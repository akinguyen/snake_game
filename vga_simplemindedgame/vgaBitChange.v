==> flow/design.v <==
`timescale 1ns / 1ps
module vgaBitChange(
	input clk,
	input bright,
	input button,
	input[9:0] hCount, vCount,
	output reg[7:0] rgb,
	output reg[15:0] score
   );
	parameter BLACK = 8'b000_000_00;
	parameter WHITE = 8'b111_111_11;
	parameter RED = 8'b111_000_00;
	parameter GREEN = 8'b000_111_00;
	wire whiteZone;
	wire greenMiddleSquare;
	reg reset;
	reg[9:0] greenMiddleSquareY;
	reg[49:0] greenMiddleSquareSpeed; 
	initial begin
		greenMiddleSquareY = 10'd320;
		score = 15'd0;
		reset = 1'b0;
	end
	always@ (*)  
    	if (~bright)
		rgb = BLACK;  
	 else if (greenMiddleSquare == 1)
		rgb = GREEN;
	 else if (whiteZone == 1)
		rgb = WHITE;  
	 else
		rgb = RED;  
	always@ (posedge clk)
		begin
		greenMiddleSquareSpeed = greenMiddleSquareSpeed + 50'd1;
		if (greenMiddleSquareSpeed >= 50'd500000)  
			begin
			greenMiddleSquareY = greenMiddleSquareY + 10'd1;
			greenMiddleSquareSpeed = 50'd0;
			if (greenMiddleSquareY == 10'd779)
				begin
				greenMiddleSquareY = 10'd0;
				end
			end
		end
	always@ (posedge clk)
		if ((reset == 1'b0) && (button == 1'b1) && (hCount >= 10'd144) && (hCount <= 10'd784) && (greenMiddleSquareY >= 10'd400) && (greenMiddleSquareY <= 10'd475))
			begin
			score = score + 16'd1;
			reset = 1'b1;
			end
		else if (greenMiddleSquareY <= 10'd20)
			begin
			reset = 1'b0;
			end
	assign whiteZone = ((hCount >= 10'd144) && (hCount <= 10'd784)) && ((vCount >= 10'd400) && (vCount <= 10'd475)) ? 1 : 0;
	assign greenMiddleSquare = ((hCount >= 10'd340) && (hCount < 10'd380)) &&
				   ((vCount >= greenMiddleSquareY) && (vCount <= greenMiddleSquareY + 10'd40)) ? 1 : 0;
endmodule
======== From RTL to reports: vgaBitChange ========
What the tools print for vgaBitChange, step after step.
Lines are those of the file above, counted from 1.
Cell names lack the library's common part.
A cell with -- has no value.
set-up
  design top .............................. vgaBitChange
  clock ................................... clk
  standard-cell library ................... sky130hd
  timing corner ........................... tt_025C_1v80

======== Elaborated design ========
Counts by Yosys on the flattened word-level netlist (proc, flatten, opt, wreduce; memories kept). Register bits leave out memories and registers merged into their read ports (data or address); mux counts leave out enables and synchronous resets folded into registers. Print and check cells are left out. Cells with the same type and inputs are merged into one.
cells by class
  reductions and logical operators ........ 11
  order comparisons ....................... 12
  bitwise operators ....................... 1
  multiplexer cells ....................... 5
  multiply operators ...................... 0
  add/sub/neg operators ................... 4
  shift-type cells ........................ 0
  divide/modulo/power cells ............... 0
  equality and inequality tests ........... 1
operator list
  cell                                                                                    count
  50-bit by 1-bit adder with 50-bit output (second input constant)                        1
  50-bit by 19-bit greater-or-equal comparator with 1-bit output (second input constant)  1
  10-bit by 9-bit greater-or-equal comparator with 1-bit output (second input constant)   3
  10-bit by 9-bit <= comparator with 1-bit output (second input constant)                 2
  16-bit by 1-bit adder with 16-bit output (second input constant)                        1
  8-bit two-way mux                                                                       2
  1-bit logical AND                                                                       11
  10-bit by 1-bit adder with 10-bit output (second input constant)                        1
  10-bit greater-or-equal comparator                                                      1
  10-bit <= comparator                                                                    1
  10-bit <= comparator (second input constant)                                            1
  10-bit == test (second input constant)                                                  1
  10-bit by 5-bit <= comparator with 1-bit output (second input constant)                 1
  10-bit by 6-bit adder with 10-bit output (second input constant)                        1
  10-bit by 8-bit greater-or-equal comparator with 1-bit output (second input constant)   1
  10-bit by 9-bit less-than comparator with 1-bit output (second input constant)          1
  5-bit two-way mux                                                                       1
  1-bit two-way mux                                                                       2
  1-bit inverter                                                                          1
storage and ports
  bits in writable memories ............... 0
  word-level cells ........................ 38
  bits in latches ......................... 0
  bits in read-only memories .............. 0
  memory cells ............................ 0
  clocked read ports x word width ......... 0
  flip-flop bits (word level) ............. 77
  output and inout bits ................... 24

======== Logic depth ========
Longest topological path by Yosys (ltp), each cell counted once; first at word level (registers and memories cut), then after technology mapping (sequential cells cut; the memories' decode and read muxes count).
logic depth
  depth after elaboration ................. 7
  ABC_AREA ................................ 0
  mapped depth ............................ 14
  gate-level depth less buffers ........... 13

======== Netlist ========
Source: synth_stat.txt of the flow (Yosys; design flattened, memories mapped). It holds for the ABC_AREA given above (unset counts as 0); a run with the other value may have another netlist.
cell types
  cell type  count  total area (um^2)
  dfxtp_1    51     1.02E+03
  edfxtp_1   26     780.749
  xnor2_1    35     306.544
  ha_1       23     287.776
  nand3_1    38     190.182
  nand4_1    26     162.656
  nor2_1     42     157.651
  xor2_1     18     157.651
  nand2_1    35     131.376
  nor3_2     12     120.115
  nor3_1     18     90.086
  o21ai_0    18     90.086
  inv_1      18     67.565
  a21oi_1    13     65.062
  and3_1     8      50.048
  o21a_1     6      45.043
  o31ai_1    6      45.043
  nor2b_1    7      43.792
Other cell types: 47; their cells: 95.
mapped netlist
  standard cells after synthesis .......... 495
  chip area (Yosys) ....................... 4,596.9 um^2
  buffer cells ............................ 15
  flip-flops .............................. 77
  area of sequential cells ................ 1,801.7 um^2

======== Path before layout ========
Source: OpenSTA report_checks on the synthesized netlist (no wires, ideal clock, input and output delay 20% of the period each), path of least setup slack; recovery checks are left aside. Register names are those of the netlist, which keeps one name where synthesis merged equal registers.
path post-synthesis
  path kind ............................... input to register
  start point ............................. in hCount[0]
  end point ............................... reg (name not given)
  time at the first pin ................... 0.768 ns
  data required time ...................... 3.406 ns
  stages .................................. 5
  slack ................................... 0.356 ns
  external input delay .................... 0.768 ns
  arrival time ............................ 3.051 ns
  setup time .............................. 0.434 ns
  buffers on the path ..................... 0
  delay of the path ....................... 2.717 ns
  period .................................. 3.84 ns
  synthesis period reached ................ 3.484 ns
"delay of the path" = arrival - input delay + setup time.
"stages" counts driving pins, that of a launching flip-flop among them; a cell with two outputs on the path counts twice.
"synthesis period reached" is the clock period less the worst setup slack; recovery checks do not enter. This is arithmetic on one report: input and output delays are still those of the set period (20% each).
The rows between start and end are the longest chain of elaborated cells between them; the timing report does not say that the signal goes this way. Where chains are equally long, one stands for them.
A line is the first line of the expression or statement that the cell stems from. Yosys adds cells for indexed reads and writes and turns some case tables into memories.
on the way, post-synthesis
  cells stage by stage .................... o41ai_1 > nand2_1 > nand3_1 > o31ai_1 > nor4_1
  length of the longest elaborated chain .. 5
ends and longest elaborated chain, post-synthesis
  item                                                           line  text
  start: declaration                                             6     input[9:0] hCount, vCount,
  10-bit by 8-bit greater-or-equal comparator with 1-bit output  47    if ((reset == 1'b0) && (button == 1'b1) && (hCount >= 10'd144) && (hCount <= 10'd784) && (greenMiddleSquareY > ...
  1-bit logical AND x4                                           47
  end: assignment                                                49
  end: declaration                                               8

======== Path in the finished layout ========
Path of least setup slack in the final report of run A (OpenROAD, finished layout, wires in). Where an end is a register, its clock arrival counts in the times.
path after layout
  path kind ............................... register to output
  start point ............................. reg greenMiddleSquareY[3]
  end point ............................... out rgb[4]
  external output delay ................... 0.98 ns
  arrival time ............................ 3.70 ns
  data required time ...................... 3.94 ns
  stages .................................. 16
  slack ................................... 0.24 ns
  buffers on the path ..................... 2
  time at the first pin ................... 0.33 ns
  period .................................. 4.92 ns
The rows between start and end are the longest chain of elaborated cells between them; the timing report does not say that the signal goes this way. Where chains are equally long, one stands for them.
on the way, after layout
  cells stage by stage .................... edfxtp_1 > ha_1 > o21ai_0 > nor2_1 > xnor2_1 > ha_1 > nand4_1 > nor2_1 > o21ai_0 > nand3b_1 > o21ai_0 > o2111ai_1 > a21oi_2 > a21o_1 > buf_4 > clkdlybuf4s50_1
  length of the longest elaborated chain .. 7
ends and longest elaborated chain, after layout
  item                                      line  text
  start: declaration                        17    reg[9:0] greenMiddleSquareY;
  start: assignment                         38    greenMiddleSquareY = greenMiddleSquareY + 10'd1;
  start: assignment                         42    greenMiddleSquareY = 10'd0;
  10-bit by 6-bit adder with 10-bit output  58    ((vCount >= greenMiddleSquareY) && (vCount <= greenMiddleSquareY + 10'd40)) ? 1 : 0;
  10-bit <= comparator                      58
  1-bit logical AND                         58
  1-bit logical AND                         57    assign greenMiddleSquare = ((hCount >= 10'd340) && (hCount < 10'd380)) &&
  1-bit two-way mux                         57
  8-bit two-way mux                         27    else if (greenMiddleSquare == 1)
  8-bit two-way mux                         25    if (~bright)
  end: declaration                          7     output reg[7:0] rgb,

Subject: vgaBitChange on sky130hd, stored results

Hello all,

2 stored runs of vgaBitChange in the flow (synthesis by Yosys, layout by OpenROAD, sky130hd cells), in arbitrary order. Constraints: input delay and output delay 20% of the set period each, output load 0.01 pF.
"clock period achieved" is the run's clock period less its worst setup slack. It is reckoned from that one timing run; input and output delays stay at 20% of the period that was set.
By "critical path time" is meant the share of the clock period that the worst setup path is allowed (20% is reserved at inputs, 20% at outputs), minus its slack. Clock arrival times at its registers enter into it.
"power" is the tool's figure for a default switching activity; nothing was simulated.

======== run A ========
==> flow/run.sh <==
#!/bin/bash
# the make line also repeats the synthesis and layout settings of config.mk as NAME=value (left out here)
make -C /OpenROAD-flow-scripts/flow DESIGN_CONFIG=/design/flow/config.mk WORK_HOME=/design/flow/orfs CLKGATE_MAP_FILE= finish
==> flow/config.mk <==
export PLATFORM = sky130hd
export DESIGN_NAME = vgaBitChange
export DESIGN_NICKNAME = vgaBitChange
export VERILOG_FILES = /design/flow/design.v
export SDC_FILE = /design/flow/constraint.sdc
export NUM_CORES = 4
export LEC_CHECK = 0
export ABC_AREA = 0
export CAP_MARGIN = 20
export CORE_ASPECT_RATIO = 0.73
export CORE_MARGIN = 10
export CORE_UTILIZATION = 48
export CTS_CLUSTER_SIZE = 31
export GPL_TIMING_DRIVEN = 0
export MIN_ROUTING_LAYER = met2
export PLACE_DENSITY_LB_ADDON = 0.14
export SLEW_MARGIN = 35
==> flow/constraint.sdc <==
create_clock -name core_clock -period 4.92 [get_ports {clk}]
set_input_delay 0.9840 -clock core_clock [delete_from_list [all_inputs] [get_ports {clk}]]
set_output_delay 0.9840 -clock core_clock [all_outputs]
set_load 0.01 [all_outputs]

-------- measured, run A --------
  chip area in the Yosys report ........... 4,596.9 um^2
  post-route setup TNS .................... 0.000 ns
  critical path time ...................... 3.70 ns
  critical path kind ...................... register to output
  power ................................... 1,412 µW
  standard-cell area after routing ........ 5,676.7 um^2
  lowest hold slack ....................... 0.460 ns
  area inside the die boundary ............ 13,940.4 um^2
  clock period achieved ................... 4.683 ns
  utilization in the final report ......... 61.0%
  setup slack of the worst path ........... 0.237 ns

======== run B ========
==> flow/run.sh <==
#!/bin/bash
# the make line also repeats the synthesis and layout settings of config.mk as NAME=value (left out here)
make -C /OpenROAD-flow-scripts/flow DESIGN_CONFIG=/design/flow/config.mk WORK_HOME=/design/flow/orfs CLKGATE_MAP_FILE= finish
==> flow/config.mk <==
export PLATFORM = sky130hd
export DESIGN_NAME = vgaBitChange
export DESIGN_NICKNAME = vgaBitChange
export VERILOG_FILES = /design/flow/design.v
export SDC_FILE = /design/flow/constraint.sdc
export NUM_CORES = 4
export LEC_CHECK = 0
export ABC_AREA = 1
export CAP_MARGIN = 20
export CORE_ASPECT_RATIO = 0.89
export CORE_MARGIN = 2
export CORE_UTILIZATION = 41
export CTS_CLUSTER_SIZE = 98
export GPL_TIMING_DRIVEN = 0
export PLACE_DENSITY = 0.74
export SETUP_SLACK_MARGIN = 0.34
export SLEW_MARGIN = 20
==> flow/constraint.sdc <==
create_clock -name core_clock -period 6.69 [get_ports {clk}]
set_input_delay 1.3380 -clock core_clock [delete_from_list [all_inputs] [get_ports {clk}]]
set_output_delay 1.3380 -clock core_clock [all_outputs]
set_load 0.01 [all_outputs]

-------- measured, run B --------
  chip area in the Yosys report ........... 5,079.9 um^2
  post-route setup TNS .................... 0.000 ns
  critical path time ...................... 2.48 ns
  critical path kind ...................... input to output
  power ................................... 1,060 µW
  standard-cell area after routing ........ 6,162.2 um^2
  lowest hold slack ....................... 0.505 ns
  area inside the die boundary ............ 13,298.1 um^2
  clock period achieved ................... 5.161 ns
  utilization in the final report ......... 50.8%
  setup slack of the worst path ........... 1.529 ns

Thanks
